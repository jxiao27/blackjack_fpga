==> flow/design.v <==
localparam COUNTER_WIDTH = 30; 
module sync_debounce (
	input  logic Clk, 
	input  logic d, 
	output logic q
);
	logic ff1, ff2, q;
	logic [COUNTER_WIDTH : 0] counter;
	always_ff @(posedge Clk) begin
		ff1 <= d;  
		ff2 <= ff1;  
		if (~(ff1 ^ ff2)) begin  
		  if (~counter[COUNTER_WIDTH]) begin
		      counter <= counter + 1'b1;  
		  end else begin
		      q <= ff2;  
		  end
	    end else begin
	       counter <= '0;  
	    end
	end
endmodule
# Tool chain data of sync_debounce
# What the tools print for sync_debounce, step after step.
# Line numbers count from 1 in the design file above.
# Library cell names are shortened.
design:
  top: "sync_debounce"
  clk_port: "Clk"
  library: "sky130hd"
  pvt_corner: "tt_025C_1v80"

# Elaborated design
# Yosys after proc, flatten, opt, wreduce and memory -nomap, before mapping. Memory bits, and registers merged into a memory's read port (data or address), are not among the register bits. Print and check cells are not counted. Equal cells are merged and count once.
word_totals:
  reg_bits: 34
  input_bits: 2
  output_inout_bits: 1
  wordCells: 10
op_classes:
  mux: 1
  add_sub_neg: 1
  bitwise: 2
  reduce_and_logical: 1
ops:
  columns: ["cell", "count"]
  rows:
  - ["31-bit by 1-bit adder with 31-bit output (second input constant)", 1]
  - ["31-bit two-way mux", 1]
  - ["2-bit AND reduction", 1]
  - ["1-bit XOR", 1]
  - ["1-bit NOT", 1]

# Logic depth
# Longest topological path by Yosys (ltp), each cell counted once; first at word level (registers and memories cut), then after technology mapping (sequential cells cut; the memories' decode and read muxes count).
depth:
  word_depth: 3
  ABC_AREA: 0
  ltp_mapped: 6
  mapped_depth_nobuf: 5

# Netlist
# The flow's flattened synthesis, as Yosys stat reports it; memories are mapped. The netlist is that of the ABC_AREA named above (0 if unset); the other value can give another one.
mapped:
  cells: 173
  mapped_area_um2: 1534.0
  buffers: 9
  flip_flops: 34
  seq_area_um2: 690.7
types:
  columns: ["cell", "count", "area_total_um2"]
  rows:
  - ["dfxtp_1", 33, 660.634]
  - ["xnor2_1", 11, 96.342]
  - ["a21oi_1", 14, 70.067]
  - ["or3_1", 10, 62.56]
  - ["nor2_1", 16, 60.058]
  - ["nand3_1", 9, 45.043]
  - ["o21ai_0", 9, 45.043]
  - ["or4_1", 6, 45.043]
  - ["nand4_1", 7, 43.792]
  - ["nor4_1", 6, 37.536]
  - ["xor2_1", 4, 35.034]
  - ["nand2_1", 9, 33.782]
  - ["edfxtp_1", 1, 30.029]
  - ["nand4b_4", 1, 23.773]
  - ["o31ai_1", 3, 22.522]
  - ["mux2i_1", 2, 20.019]
  - ["clkbuf_1", 5, 18.768]
  - ["inv_1", 5, 18.768]
# Other cell types: 19; their cells: 22.

# Worst setup path after synthesis
# Source: OpenSTA report_checks on the synthesized netlist (no wires, ideal clock, input and output delay 20% of the period each), path of least setup slack; recovery checks are left aside. Register names are those of the netlist, which keeps one name where synthesis merged equal registers.
synth_path:
  path_kind: "reg-to-reg"
  from: "register counter[30]"
  to: "register counter[25]"
  setup_time_ps: 70
  t_first_pin_ps: 0
  stages: 7
  t_arrival_ps: 1887
  slack_ps: 73
  required_time_ps: 1960
  period_ps: 2030
  delay_ps: 1957
  n_path_buf: 2
  synth_period_reached_ps: 1957
# "delay_ps" = arrival - input delay + setup time.
# "stages" counts driving pins, that of a launching flip-flop among them; a cell with two outputs on the path counts twice.
# "synth_period_reached_ps" = period - worst setup slack (recovery checks aside). The figure is calculated, with input and output delays left at 20% of the set period.
synth_via:
  path_cell_list: "dfxtp_1 > buf_6 > nand4b_4 > or4_1 > buf_2 > or4_1 > a21oi_1"
synth_lines:
  columns: ["element", "line_no", "text"]
  rows:
  - ["from (decl)", 8, "logic [COUNTER_WIDTH : 0] counter;"]
  - ["from (assign)", 14, "counter <= counter + 1'b1;"]
  - ["from (assign)", 19, "counter <= '0;"]
  - ["to (assign)", 14, null]
  - ["to (assign)", 19, null]
  - ["to (decl)", 8, null]
# No chain of elaborated cells between the ends is given.

# Timing after layout
# Path of least setup slack in the final report of record 1 (OpenROAD, finished layout, wires in). Where an end is a register, its clock arrival counts in the times.
# The report prints the path's times to 10 ps; the period is as set.
layout_path:
  path_kind: "reg-to-reg"
  from: "register counter[0]"
  to: "register counter[25]"
  n_path_buf: 1
  stages: 6
  t_arrival_ps: 2070
  period_ps: 1390
  required_time_ps: 1620
  setup_time_ps: 60
  slack_ps: -450
  t_first_pin_ps: 290
# The rows between start and end are the longest chain of elaborated cells between them; the timing report does not say that the signal goes this way. Where chains are equally long, one stands for them.
# Each line given opens the expression or statement behind the cell; cells for indexed reads and writes are added by Yosys, which also makes memories of some case tables.
layout_via:
  path_cell_list: "dfxtp_4 > buf_6 > nand4b_4 > or4_4 > or4_4 > a21oi_2"
  elab_chain_cells: 1
  cells_between: 1
  lines_between: 1
  classes_between: "1 x add/sub"
layout_lines:
  columns: ["element", "line_no", "text"]
  rows:
  - ["from (decl)", 8, "logic [COUNTER_WIDTH : 0] counter;"]
  - ["from (assign)", 14, "counter <= counter + 1'b1;"]
  - ["from (assign)", 19, "counter <= '0;"]
  - ["31-bit by 1-bit adder with 31-bit output", 14, null]
  - ["to (assign)", 14, null]
  - ["to (assign)", 19, null]
  - ["to (decl)", 8, null]

# Measured data: module sync_debounce, platform sky130hd, 2 stored runs of the flow under differing settings, order arbitrary. Input and output delays are each 20% of the period that was set; the output load is 0.01 pF.
# "period_reached_ps" = clock period - worst setup slack. The figure is calculated, with input and output delays left at 20% of the set period.
# "total_power_mw": no workload was simulated; the value follows from the tool's default switching activity.
runs:
  - name: "record 1"
    settings:
      period_ns: 1.39
      CAP_MARGIN: 20
      CORE_MARGIN: 2
      CORE_UTILIZATION: 40
      SLEW_MARGIN: 20
    results:
      yosys_chip_area_um2: 1534.0
      die_area_um2: 4346.1
      post_route_stdcell_area_um2: 2322.2
      fin_ws_ps: -448
      timing.setup.tns_ps: -5345
      total_power_mw: 1.881
      period_reached_ps: 1838
  - name: "record 2"
    settings:
      period_ns: 2.0
      CORE_UTILIZATION: 54
      SETUP_SLACK_MARGIN: -0.1
      TNS_END_PERCENT: 40
      ABC_AREA: 0
      GPL_TIMING_DRIVEN: 1
      CTS_CLUSTER_DIAMETER: 262
      MAX_ROUTING_LAYER: "met5"
      CAP_MARGIN: 20
      CORE_MARGIN: 2
      SLEW_MARGIN: 20
    results:
      yosys_chip_area_um2: 1534.0
      die_area_um2: 3283.3
      post_route_stdcell_area_um2: 1724.2
      fin_ws_ps: 60
      timing.setup.tns_ps: 0
      total_power_mw: 1.125
      period_reached_ps: 1940
